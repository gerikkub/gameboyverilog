==> flow/design.v <==
`timescale 1ns / 1ns
module memory_obj(
    input clock,
    input [15:0]address_bus,
    input [7:0]data_bus_write,
    output [7:0]data_bus_read,
    input nread,
    input nwrite
    );
    reg [7:0]objram[0:159];
    integer i;
    initial
    begin
        for (i = 0; i < 160; i++)
        begin
            objram[i] = 'd0;
        end
    end
    assign data_bus_read = nread == 'd0 &&
                           address_bus >= 'hFE00 &&
                           address_bus < 'hFEA0 ? objram[address_bus[7:0]] : 8'bZ;
    always @(posedge clock)
    begin
        if (nwrite == 'd0 &&
            address_bus >= 'hFE00 &&
            address_bus < 'hFEA0)
        begin
            objram[address_bus[7:0]] <= data_bus_write;
        end else begin
            objram[address_bus[7:0]] <= objram[address_bus[7:0]];
        end
    end
endmodule
======== From RTL to reports: memory_obj ========
What the tools print for memory_obj, step after step.
Lines are those of the file above, counted from 1.
Library cell names are shortened.
A cell with n/a has no value.
set-up
  design top .............................. memory_obj
  clock input ............................. clock
  standard-cell library ................... sky130hd
  library corner .......................... tt_025C_1v80

======== Elaborated design ========
Source: Yosys, flattened and elaborated, memories not mapped. Widths are those after wreduce; folded enables and synchronous resets count as part of the registers. Registers that Yosys merges into a memory's read port (data or address) are not register bits. Print and check cells do not count. Equal cells are merged and count once.
Yosys's memory passes give these memory sizes; they may raise the number of words (mostly to a power of two), join words into wider ones and drop unused or constant bits.
word-level totals
  memories kept ........................... 1
  RAM bits ................................ 1280
  elaborated cells ........................ 16
  bits of input ports ..................... 27
  output and inout port bits .............. 8
  bits in registers ....................... 0
cells by class
  magnitude comparators ................... 2
  mux-type cells .......................... 6
  bitwise operators ....................... 3
  reductions and logical operators ........ 4
memories
  name    words  bits a word  read ports  write ports  RTL line  source
  objram  160    8            1           1            10        reg [7:0]objram[0:159];
operators with widths
  kind                                                 number
  two-way mux 8 bit                                    4
  >= comparator 16 bit (second input constant)         1
  less-than comparator 16 bit (second input constant)  1
  logical AND 1 bit                                    4
  inverter 1 bit                                       2
  two-way mux 1 bit                                    2
  OR 1 bit                                             1

======== Depth ========
Longest topological path by Yosys (ltp), each cell counted once; first at word level (registers and memories cut), then after technology mapping (sequential cells cut; the memories' decode and read muxes count).
depth
  depth in word-level cells ............... 5
  ABC_AREA ................................ 0
  depth in mapped cells ................... 12
  gate-level depth less buffers ........... 6

======== Netlist ========
Source: synth_stat.txt of the flow (Yosys; design flattened, memories mapped). It holds for the ABC_AREA given above (unset counts as 0); a run with the other value may have another netlist.
cell types
  type      number  total area (µm²)
  edfxtp_1  1280    3.84E+04
  mux4_2    276     6.22E+03
  mux2i_1   110     1.1E+03
  nor2_1    197     739.459
  a22oi_1   42      315.302
  nand2_1   82      307.795
  buf_6     25      281.52
  o22ai_1   37      231.472
  mux4_1    8       210.202
  buf_4     27      202.694
  buf_2     32      160.154
  clkbuf_1  41      153.898
  nand3_1   27      135.13
  a31oi_1   20      125.12
  a211oi_1  14      105.101
  a21oi_1   19      95.091
  o21ai_0   16      80.077
  nand2b_1  11      68.816
Other cell types: 49; their cells: 157.
mapped netlist
  cells in the netlist .................... 2421
  flip-flops .............................. 1280
  sequential part of the area ............. 38436.9 µm²
  cell area after synthesis ............... 50186.9 µm²
  buffers ................................. 140

======== Worst setup path after synthesis ========
Source: OpenSTA report_checks on the synthesized netlist (no wires, ideal clock, input and output delay 20% of the period each), path of least setup slack; recovery checks are left aside. Register names are those of the netlist, which keeps one name where synthesis merged equal registers.
timing path after synthesis
  path type ............................... in2reg
  start ................................... input address_bus[0]
  end ..................................... memory objram[0][4]
  path buffers ............................ 5
  data required time ...................... 14.723 ns
  slack ................................... 3.396 ns
  external input delay .................... 3.240 ns
  library setup time ...................... 1.477 ns
  clock period ............................ 16.2 ns
  stages on the path ...................... 10
  data arrival time ....................... 11.327 ns
  delay of the path ....................... 9.564 ns
  launch time at the first pin ............ 3.240 ns
  synthesis period reached ................ 12.804 ns
"delay of the path" is the arrival time less input delay plus setup time.
"stages on the path": output pins that drive a net of the path, with the launching flip-flop's if there is one; two outputs of one cell count as two.
"synthesis period reached" = period - worst setup slack (recovery checks aside). The figure is calculated, with input and output delays left at 20% of the set period.
The rows between start and end are the longest chain of elaborated cells between them; the timing report does not say that the signal goes this way. Where chains are equally long, one stands for them.
A line is the first line of the expression or statement that the cell stems from. Yosys adds cells for indexed reads and writes and turns some case tables into memories.
Ways into the end's enable are left out, as the timed path ends at the data pin.
on the way, after synthesis
  path through ............................ buf_6 -> buf_8 -> buf_6 -> buf_6 -> clkbuf_8 -> nor2_1 -> a2111oi_0 -> nor4_1 -> o311a_1 -> o31ai_1
  cells in the longest elaborated chain ... 5
  elaborated cells between the ends (all ways) .. 9
  those cells by class .................... compare: 2; mux: 4; reduce/logical: 2; memory: 1
RTL lines, path after synthesis
  what                            RTL line  source
  start, declared                 4         input [15:0]address_bus,
  >= comparator 16 bit            25        address_bus >= 'hFE00 &&
  logical AND 1 bit (2 in a row)  24        if (nwrite == 'd0 &&
  two-way mux 8 bit               24
  two-way mux 8 bit               n/a
  end, declared                   10        reg [7:0]objram[0:159];

======== Path in the finished layout ========
Path of least setup slack in the final report of flow run A (OpenROAD, finished layout, wires in). Where an end is a register, its clock arrival counts in the times.
timing path post-layout
  path type ............................... in2out
  start ................................... input address_bus[0]
  end ..................................... output data_bus_read[1]
  data required time ...................... 6.62 ns
  clock period ............................ 8.28 ns
  data arrival time ....................... 4.26 ns
  launch time at the first pin ............ 1.66 ns
  output delay ............................ 1.66 ns
  external input delay .................... 1.66 ns
  path buffers ............................ 2
  slack ................................... 2.36 ns
  stages on the path ...................... 8
The rows between start and end are the longest chain of elaborated cells between them; the timing report does not say that the signal goes this way. Where chains are equally long, one stands for them.
on the way, post-layout
  path through ............................ bufbuf_16 -> mux4_2 -> mux4_2 -> nand2b_1 -> nand2_1 -> nor4_4 -> nand2_4 -> clkdlybuf4s15_2
  cells in the longest elaborated chain ... 4
  elaborated cells between the ends (all ways) .. 6
  those cells by class .................... compare: 2; mux: 1; reduce/logical: 2; memory: 1
RTL lines, path post-layout
  what                            RTL line  source
  start, declared                 4         input [15:0]address_bus,
  >= comparator 16 bit            20        address_bus >= 'hFE00 &&
  logical AND 1 bit (2 in a row)  19        assign data_bus_read = nread == 'd0 &&
  two-way mux 8 bit               19
  end, declared                   6         output [7:0]data_bus_read,

Record of 2 stored runs of the RTL-to-layout flow on memory_obj, platform sky130hd. The runs are unordered. Constraints: input delay and output delay 20% of the set period each, output load 0.01 pF.
"reached clock period" means the clock period less the worst setup slack. The figure is calculated, with input and output delays left at 20% of the set period.
"critical setup path time" = time allowed to the worst setup path (clock period - input delay - output delay, where it has them) - its slack; a late launch clock adds to it, a late capture clock takes from it.
"overall power": no workload was simulated; the value follows from the tool's default switching activity.

======== flow run A ========
==> flow/run.sh <==
#!/bin/bash
# the make line also repeats the synthesis and layout settings of config.mk as NAME=value (left out here)
make -C /OpenROAD-flow-scripts/flow DESIGN_CONFIG=/design/flow/config.mk WORK_HOME=/design/flow/orfs CLKGATE_MAP_FILE= finish
==> flow/config.mk <==
export PLATFORM = sky130hd
export DESIGN_NAME = memory_obj
export DESIGN_NICKNAME = memory_obj
export VERILOG_FILES = /design/flow/design.v
export SDC_FILE = /design/flow/constraint.sdc
export NUM_CORES = 4
export LEC_CHECK = 0
export ABC_AREA = 0
export CAP_MARGIN = 5
export CELL_PAD_IN_SITES_GLOBAL_PLACEMENT = 1
export CORE_MARGIN = 8
export CORE_UTILIZATION = 34
export MAX_ROUTING_LAYER = met5
export PLACE_DENSITY_LB_ADDON = 0.16
export SETUP_SLACK_MARGIN = 2.37
export SLEW_MARGIN = 20
==> flow/constraint.sdc <==
create_clock -name core_clock -period 8.28 [get_ports {clock}]
set_input_delay 1.6560 -clock core_clock [delete_from_list [all_inputs] [get_ports {clock}]]
set_output_delay 1.6560 -clock core_clock [all_outputs]
set_load 0.01 [all_outputs]

-------- measured, flow run A --------
  overall power ........................... 14500 uW
  netlist area reported by Yosys .......... 50186.9 µm²
  final setup TNS ......................... 0.000 ns
  smallest setup slack .................... 2.363 ns
  smallest hold slack ..................... 1.644 ns
  reached clock period .................... 5.917 ns
  total die area .......................... 160160.0 µm²
  standard-cell area after routing ........ 59019.1 µm²
  final utilization ....................... 40.1 %
  critical setup path time ................ 2.60 ns
  type of the worst setup path ............ in2out

======== flow run B ========
==> flow/run.sh <==
#!/bin/bash
# the make line also repeats the synthesis and layout settings of config.mk as NAME=value (left out here)
make -C /OpenROAD-flow-scripts/flow DESIGN_CONFIG=/design/flow/config.mk WORK_HOME=/design/flow/orfs CLKGATE_MAP_FILE= finish
==> flow/config.mk <==
export PLATFORM = sky130hd
export DESIGN_NAME = memory_obj
export DESIGN_NICKNAME = memory_obj
export VERILOG_FILES = /design/flow/design.v
export SDC_FILE = /design/flow/constraint.sdc
export NUM_CORES = 4
export LEC_CHECK = 0
export CAP_MARGIN = 20
export CORE_MARGIN = 2
export CORE_UTILIZATION = 40
export SETUP_SLACK_MARGIN = 1.79
export SLEW_MARGIN = 20
==> flow/constraint.sdc <==
create_clock -name core_clock -period 12.2 [get_ports {clock}]
set_input_delay 2.4400 -clock core_clock [delete_from_list [all_inputs] [get_ports {clock}]]
set_output_delay 2.4400 -clock core_clock [all_outputs]
set_load 0.01 [all_outputs]

-------- measured, flow run B --------
  overall power ........................... 9407 uW
  netlist area reported by Yosys .......... 50186.9 µm²
  final setup TNS ......................... 0.000 ns
  smallest setup slack .................... 3.014 ns
  smallest hold slack ..................... 1.444 ns
  reached clock period .................... 9.186 ns
  total die area .......................... 128318.0 µm²
  standard-cell area after routing ........ 56211.4 µm²
  final utilization ....................... 45.3 %
  critical setup path time ................ 4.31 ns
  type of the worst setup path ............ in2out
